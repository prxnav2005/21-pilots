==> flow/design.v <==
module day16 (
  input       wire        clk,
  input       wire        reset,
  input       wire[1:0]   cmd_i,
  output      wire        psel_o,
  output      wire        penable_o,
  output      wire[31:0]  paddr_o,
  output      wire        pwrite_o,
  output      wire[31:0]  pwdata_o,
  input       wire        pready_i,
  input       wire[31:0]  prdata_i
);
  localparam adr = 32'hDEAD_CAFE;
  reg psel_o_r, penable_o_r, pwrite_o_r;
  reg [31:0] paddr_o_r, pwdata_o_r, p_d;
  reg[1:0] cmd_d;
  assign psel_o = psel_o_r;
  assign penable_o = penable_o_r;
  assign paddr_o = paddr_o_r;
  assign pwrite_o = pwrite_o_r;
  assign pwdata_o = pwdata_o_r;
  always@(posedge clk or posedge reset)
    begin
      if(reset)
        begin
          psel_o_r <= 0;
          penable_o_r <= 0;
          paddr_o_r <= 0;
          pwrite_o_r <= 0;
          pwdata_o_r <= 0;
          p_d <= 0;
          cmd_d <= 0;
        end
      else
        begin
          cmd_d <= cmd_i;
          psel_o_r <= 0;
          penable_o_r <= 0;
          paddr_o_r <= 0;
          pwrite_o_r <= 0;
          pwdata_o_r <= 0;
          case(cmd_d)
            2'b00 : begin
            end
            2'b01 : begin
              psel_o_r <= 1;
              paddr_o_r <= adr;
              penable_o_r <= 1;
              pwrite_o_r <= 0;
            end
            2'b10 : begin
              psel_o_r <= 1;
              paddr_o_r <= adr;
              penable_o_r <= 1;
              pwrite_o_r <= 1;
              pwdata_o_r <= p_d + 1;
            end
            2'b11 : begin
            end
          endcase
          if(pready_i && !pwrite_o_r && cmd_d == 2'b01)
            begin
              p_d <= prdata_i;
            end
        end
    end
endmodule
==> Tool chain data of day16 <==
The steps from the RTL of day16 to its reports follow in flow order.
Lines are those of the file above, counted from 1.
Cell names lack the library's common part.
{ "inputs": {"design": "day16", "clk_port": "clk", "cell_library": "sky130hd", "corner": "tt_025C_1v80"} }

==> Word-level counts <==
Source: Yosys, flattened and elaborated, memories not mapped. Widths are those after wreduce; folded enables and synchronous resets count as part of the registers. Registers that Yosys merges into a memory's read port (data or address) are not register bits. Print and check cells do not count. Equal cells are merged and count once.
{ "op_classes": {"n_logic": 0, "n_reduce_logical": 4, "n_shift": 0, "add_sub_neg": 1, "muxes": 4, "div": 0, "compare": 0, "n_eq": 2, "multipliers": 0} }
{ "ops": {"columns": ["operator", "count"], "rows": [
  ["two-way mux 32 bit", 2],
  ["adder 32 x 1 -> 32 bit with constant B", 1],
  ["logical AND 1 bit", 2],
  ["equality test 2 x 1 -> 1 bit with constant B", 1],
  ["equality test 2 bit with constant B", 1],
  ["OR reduction 2 bit", 1],
  ["two-way mux 1 bit", 2],
  ["logical NOT 1 bit", 1]
]} }
{ "word_totals": {"rom_bits": 0, "memories": 0, "clocked_rd_ports_x_width": 0, "word_cells": 17, "regBits": 100, "output_inout_bits": 67, "ramBits": 0, "latch_bits": 0} }

==> Longest topological paths <==
Yosys ltp: most cells in a row. Word level: on the elaborated netlist, between registers, memories and ports. Mapped: between sequential cells and ports; inverters and the memories' decode and read muxes count.
{ "logic_depth": {"depth_word": 3, "abc_area": 0, "mapped_depth": 6} }

==> Netlist <==
Source: synth_stat.txt of the flow (Yosys; design flattened, memories mapped). It holds for the ABC_AREA given above (unset counts as 0); a run with the other value may have another netlist.
{ "by_type": {"columns": ["cell_type", "count"], "rows": [
  ["dfrtp_1", 68],
  ["mux2_2", 32],
  ["buf_4", 33],
  ["xnor2_1", 10],
  ["a21oi_1", 13],
  ["nor2_1", 16],
  ["nand2_1", 13],
  ["o21ai_0", 9],
  ["nand3_1", 8],
  ["ha_1", 3],
  ["inv_1", 10],
  ["nand4_1", 6],
  ["or3_1", 6],
  ["or4_1", 5],
  ["buf_6", 3],
  ["mux2i_1", 3],
  ["o31ai_1", 4],
  ["nand2b_1", 4]
]} }
Other cell types: 24; their cells: 39.
{ "mapped": {"mapped_area_um2": 3251.9, "seq_area_um2": 1701.6, "cells": 285, "ffs": 68} }

==> Timing after synthesis <==
Source: OpenSTA report_checks on the synthesized netlist (no wires, ideal clock, input and output delay 20% of the period each), path of least setup slack; recovery checks are left aside. Register names are those of the netlist, which keeps one name where synthesis merged equal registers.
{ "synth_path": {"path_type": "reg-to-reg", "startpoint": "register p_d[0]", "endpoint": "register pwdata_o_r[28]", "driving_pins": 7, "t_first_pin_ns": 0.000, "slack_ns": 0.457, "arrival_time_ns": 1.953, "t_required_ns": 2.411, "path_delay_ns": 2.032, "clock_period_ns": 2.49, "n_path_buf": 1, "setup_ns": 0.079, "synth_period_reached_ns": 2.033} }
"path_delay_ns" is the arrival time less input delay plus setup time.
"driving_pins" counts driving pins, that of a launching flip-flop among them; a cell with two outputs on the path counts twice.
"synth_period_reached_ns" is the clock period less the worst setup slack; recovery checks do not enter. This is arithmetic on one report: input and output delays are still those of the set period (20% each).
Between the ends stands the longest chain of elaborated cells between them, by number of cells; it is not shown to be the way that was timed. Of several equally long chains one is given.
A line is the first line of the expression or statement that the cell stems from. Yosys adds cells for indexed reads and writes and turns some case tables into memories.
A register here has more assigning lines than the two given.
{ "synth_between": {"cell_sequence": "dfrtp_1 -> ha_1 -> nand4_2 -> or4_4 -> buf_2 -> nor4_1 -> mux2i_1", "elab_chain_cells": 2, "cone_cells": 2, "lines_between": 2, "classes_between": "1 x add/sub; 1 x mux"} }
{ "synth_rtl": {"columns": ["item", "line_no", "text"], "rows": [
  ["start, declared", 15, "reg [31:0] paddr_o_r, pwdata_o_r, p_d;"],
  ["start, assigned", 31, "p_d <= 0;"],
  ["start, assigned", 63, "p_d <= prdata_i;"],
  ["adder 32 x 1 -> 32 bit", 56, "pwdata_o_r <= p_d + 1;"],
  ["two-way mux 32 bit", 42, "case(cmd_d)"],
  ["end, assigned", 41, "pwdata_o_r <= 0;"],
  ["end, assigned", 56, null],
  ["end, declared", 15, null]
]} }

==> Timing after layout <==
Path of least setup slack in the final report of job 2 (OpenROAD, finished layout, wires in). Where an end is a register, its clock arrival counts in the times.
{ "layout_path": {"path_type": "reg-to-output", "startpoint": "register (name not given)", "endpoint": "output port paddr_o[26]", "t_first_pin_ns": 0.34, "n_path_buf": 1, "driving_pins": 2, "clock_period_ns": 3.38, "t_required_ns": 2.70, "arrival_time_ns": 1.71, "out_delay_ns": 0.68, "slack_ns": 0.99} }
{ "layout_between": {"cell_sequence": "dfrtp_1 -> clkdlybuf4s50_1"} }
{ "layout_rtl": {"columns": ["item", "line_no", "text"], "rows": [
  ["end, declared", 7, "output      wire[31:0]  paddr_o,"]
]} }
Chain of elaborated cells between the ends: none given.

Appendix: measured runs

Module day16, platform sky130hd: 2 stored runs of the flow (Yosys, OpenROAD) with differing settings, in no particular order. Input and output delays are each 20% of the period that was set; the output load is 0.01 pF.
By "period_less_ws_ns" is meant the clock period of the run minus its worst setup slack. This is arithmetic on one report: input and output delays are still those of the set period (20% each).
By "timing.worst_path_ns" is meant the share of the clock period that the worst setup path is allowed (20% is reserved at inputs, 20% at outputs), minus its slack. Clock arrival times at its registers enter into it.
"total_power_uw" rests on the timing tool's default activity at the inputs, not on a simulated workload.
[
  {
    "run": "job 1",
    "settings": { "period_ns": 1.27, "CORE_UTILIZATION": 69, "SETUP_SLACK_MARGIN": 0.23, "PLACE_DENSITY": 0.55, "CELL_PAD_IN_SITES_GLOBAL_PLACEMENT": 1, "GPL_ROUTABILITY_DRIVEN": 1, "CTS_CLUSTER_DIAMETER": 201, "CAP_MARGIN": 20, "CORE_MARGIN": 2, "SLEW_MARGIN": 20 },
    "outcome": "no final report: placement broke off with GPL-0301"
  },
  {
    "run": "job 2",
    "settings": { "period_ns": 3.38, "CORE_UTILIZATION": 41, "SETUP_SLACK_MARGIN": 0.09, "PLACE_DENSITY_LB_ADDON": 0.08, "CORE_ASPECT_RATIO": 0.75, "CORE_MARGIN": 6, "GPL_ROUTABILITY_DRIVEN": 1, "CTS_CLUSTER_SIZE": 63, "MIN_ROUTING_LAYER": "met2", "CAP_MARGIN": 20, "SLEW_MARGIN": 20 },
    "results": { "setup_tns_ns": 0.000, "die_area_um2": 10234.7, "final_stdcell_area_um2": 4272.9, "synth_area_um2": 3251.9, "worst_setup_slack_ns": 0.994, "timing.worst_path_ns": 1.71, "worst_setup_path_type": "reg-to-output", "hold_ws_ns": 0.525, "period_less_ws_ns": 2.386, "total_power_uw": 2259 }
  }
]
