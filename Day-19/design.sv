==> flow/design.v <==
module day19 #(
  parameter DEPTH   = 4,
  parameter DATA_W  = 1
)(
  input  wire               clk,
  input  wire               reset,
  input  wire               push_i,
  input  wire [DATA_W-1:0]  push_data_i,
  input  wire               pop_i,
  output reg  [DATA_W-1:0]  pop_data_o,
  output wire               full_o,
  output wire               empty_o
);
  reg [DATA_W-1:0] mem [0:DEPTH-1];
  reg [1:0] w_ptr; 
  reg [1:0] r_ptr; 
  reg [2:0] count; 
  assign full_o = (count == DEPTH);
  assign empty_o = (count == 0);
  always @(posedge clk or posedge reset) begin
    if (reset) begin
      w_ptr <= 0;
      r_ptr <= 0;
      count <= 0;
      pop_data_o <= 0;
    end else begin
      if (push_i && !full_o) begin
        mem[w_ptr] <= push_data_i;
        w_ptr <= w_ptr + 1;
        count <= count + 1;
      end
      if (pop_i && !empty_o) begin
        pop_data_o <= mem[r_ptr];
        r_ptr <= r_ptr + 1;
        count <= count - 1;
      end
    end
  end
endmodule
**Step by step through the tools: day19**

What the tools print for day19, step after step.
Line numbers count from 1 in the design file above.
Cell names lack the library's common part.
A cell with - has no value.

- Top: day19
- Clock: clk
- Library: sky130hd
- Library corner: tt_025C_1v80

**Elaborated design**

Yosys after proc, flatten, opt, wreduce and memory -nomap, before mapping. Print and check cells are not counted. Equal cells are merged and count once.

- Add/subtract/negate cells: 4
- Equality and inequality tests: 7
- Muxes and demuxes: 3
- Bitwise operators: 1
- Reduce/logical cells: 12

Operators by type and width:

| cell | number |
|---|---|
| AND reduction 3 bit | 4 |
| == test 2 bit with constant B | 4 |
| two-way mux 3 bit | 2 |
| adder 2 x 1 -> 2 bit with constant B | 2 |
| == test 2 x 1 -> 1 bit with constant B | 2 |
| logical NOT 2 bit | 2 |
| parallel mux 1 bit (select 4 bit) | 1 |
| adder 3 x 1 -> 3 bit with constant B | 1 |
| subtractor 3 x 1 -> 3 bit with constant B | 1 |
| == test 3 bit with constant B | 1 |
| logical NOT 3 bit | 1 |
| logical AND 1 bit | 2 |
| logical NOT 1 bit | 2 |
| nonzero test 2 bit | 1 |
| inverter 1 bit | 1 |

- Bits in registers: 12
- Bits of input ports: 5
- Output and inout bits: 3
- Elaborated cells: 35

**Longest topological paths**

Yosys ltp: most cells in a row. Word level: on the elaborated netlist, between registers, memories and ports. Mapped: between sequential cells and ports; inverters and the memories' decode and read muxes count.

- Depth in word-level cells: 5
- ABC_AREA: 1
- Gate-level depth with buffers: 9
- Gate-level depth less buffers: 9

**Synthesis result**

Yosys stat after the flow's synthesis: flattened, memories mapped to cells. It holds for the ABC_AREA given above (unset counts as 0); a run with the other value may have another netlist.
The area totals of this step are shown rounded.

Cells by type:

| type | number | total area (µm²) |
|---|---|---|
| dfrtp_1 | 8 | 200.192 |
| edfxtp_1 | 4 | 120.115 |
| ha_1 | 8 | 100.096 |
| inv_1 | 16 | 60.058 |
| nand2_1 | 11 | 41.29 |
| xor2_1 | 3 | 26.275 |
| nor2_1 | 6 | 22.522 |
| fa_1 | 1 | 20.019 |
| nand3_1 | 3 | 15.014 |
| nand2_2 | 2 | 12.512 |
| nand2_4 | 1 | 11.261 |
| nor2_4 | 1 | 11.261 |
| a21oi_1 | 2 | 10.01 |
| mux2i_1 | 1 | 10.01 |
| nand3_2 | 1 | 10.01 |
| a21oi_2 | 1 | 8.758 |
| o21ai_0 | 1 | 5.005 |
| o21ai_1 | 1 | 5.005 |

- Standard cells after synthesis: 71
- Synthesis area: 689 µm²
- Area of sequential cells: 320 µm²
- Flip-flop cells: 12
- Buffer cells: 0

**Worst setup path after synthesis**

Source: OpenSTA report_checks on the synthesized netlist (no wires, ideal clock, input and output delay 20% of the period each), path of least setup slack; recovery checks are left aside. Register names are those of the netlist, which keeps one name where synthesis merged equal registers.

- Path kind: reg-to-reg
- Start: reg count[0]
- End: reg count[2]
- Period: 2090 ps
- Setup time: 116 ps
- Time at the first pin: 0 ps
- Arrival: 1254 ps
- Data required time: 1974 ps
- Path slack: 720 ps
- Delay of the path: 1370 ps
- Driving pins on the path: 9
- Buffers on the path: 0
- Synthesis period reached: 1370 ps

"delay of the path" is the arrival time less input delay plus setup time.
"driving pins on the path": output pins that drive a net of the path, with the launching flip-flop's if there is one; two outputs of one cell count as two.
"synthesis period reached" = period - worst setup slack (recovery checks aside). The figure is calculated, with input and output delays left at 20% of the set period.
The rows between start and end are the longest chain of elaborated cells between them; the timing report does not say that the signal goes this way. Where chains are equally long, one stands for them.
Each line given opens the expression or statement behind the cell; cells for indexed reads and writes are added by Yosys, which also makes memories of some case tables.
A register here has more assigning lines than the two given.

- Path through: dfrtp_1 -> nor2_4 -> nand2_2 -> nand2_4 -> fa_1 -> inv_1 -> nand3_2 -> nand3_1 -> nand2_1
- Length of the longest elaborated chain: 5
- Elaborated cells on any way between the ends: 11
- RTL lines with such cells: 6
- Classes of those cells: add/sub (2); eq/ne (1); mux (2); reduce/logical (6)

Ends and longest elaborated chain, post-synthesis:

| item | RTL line | RTL |
|---|---|---|
| start: declaration | 17 | `reg [2:0] count;` |
| start: assignment | 30 | `count <= count + 1;` |
| start: assignment | 35 | `count <= count - 1;` |
| == test 3 bit | 18 | `assign full_o = (count == DEPTH);` |
| logical NOT 1 bit | 27 | `if (push_i && !full_o) begin` |
| logical AND 1 bit | 27 |  |
| two-way mux 3 bit | 27 |  |
| two-way mux 3 bit | 32 | `if (pop_i && !empty_o) begin` |
| end: assignment | 30 |  |
| end: assignment | 35 |  |
| end: declaration | 17 |  |

**Worst path after layout**

From the final timing report of job 1: the path of least setup slack in the routed layout; clock arrival at registers is part of the times.
The report prints the path's times to 10 ps; the period is as set.

- Path kind: reg-to-output
- Start: reg count[1]
- End: out full_o
- Period: 1690 ps
- External output delay: 340 ps
- Time at the first pin: 260 ps
- Arrival: 1230 ps
- Data required time: 1350 ps
- Path slack: 130 ps
- Driving pins on the path: 5
- Buffers on the path: 1

The rows between start and end are the longest chain of elaborated cells between them; the timing report does not say that the signal goes this way. Where chains are equally long, one stands for them.
A register here has more assigning lines than the two given.

- Path through: dfrtp_1 -> nor2_4 -> nand2_1 -> inv_1 -> dlygate4sd2_1
- Length of the longest elaborated chain: 1
- Elaborated cells on any way between the ends: 1
- RTL lines with such cells: 1
- Classes of those cells: eq/ne (1)

Ends and longest elaborated chain, after layout:

| item | RTL line | RTL |
|---|---|---|
| start: declaration | 17 | `reg [2:0] count;` |
| start: assignment | 30 | `count <= count + 1;` |
| start: assignment | 35 | `count <= count - 1;` |
| == test 3 bit | 18 | `assign full_o = (count == DEPTH);` |
| end: declaration | 11 | `output wire               full_o,` |

Data sheet: physical implementation of day19

Design day19 on sky130hd. What follows are 2 stored runs of the flow, each under its own settings; their order means nothing. The constraints put input and output delay at 20% of the set period each and load the outputs with 0.01 pF.
"allowed time less slack (worst setup path)": the worst setup path's part of the clock period (all of it between registers, 20% less for each end at a port) less its slack. A launch clock that arrives late makes it longer, a capture clock that arrives late makes it shorter.
"overall power" is the tool's figure for a default switching activity; nothing was simulated.
"allowed time less slack (worst setup path)" is given in steps of 10 ps.
Measured values are rounded.
A setting shown as - is not set for that run.

| item | job 1 | job 2 |
|---|---|---|
| period_ns | 1.69 | 1.07 |
| CORE_UTILIZATION | 23 | 32 |
| PLACE_DENSITY_LB_ADDON | 0.08 | 0.01 |
| CORE_MARGIN | 2 | 4 |
| CELL_PAD_IN_SITES_DETAIL_PLACEMENT | 0 | 2 |
| ABC_AREA | 1 | - |
| CTS_CLUSTER_SIZE | 66 | 52 |
| MIN_ROUTING_LAYER | met1 | met2 |
| MAX_ROUTING_LAYER | met4 | met5 |
| CAP_MARGIN | 20 | 20 |
| SLEW_MARGIN | 20 | 20 |
| TNS_END_PERCENT | - | 35 |
| GPL_TIMING_DRIVEN | - | 1 |
| GPL_ROUTABILITY_DRIVEN | - | 0 |
| summed negative setup slack (ps) | 0 | -5360 |
| standard-cell area after layout (µm²) | 867 | 1070 |
| allowed time less slack (worst setup path) (ps) | 1230 | 1700 |
| worst path kind | reg-to-output | reg-to-reg |
| setup slack of the worst path (ps) | 125 | -634 |
| cell area after synthesis (µm²) | 689 | 717 |
| die footprint (µm²) | 3450 | 3060 |
| overall power (uW) | 1290 | 2980 |
| final utilization (%) | 30.9 | 52.6 |
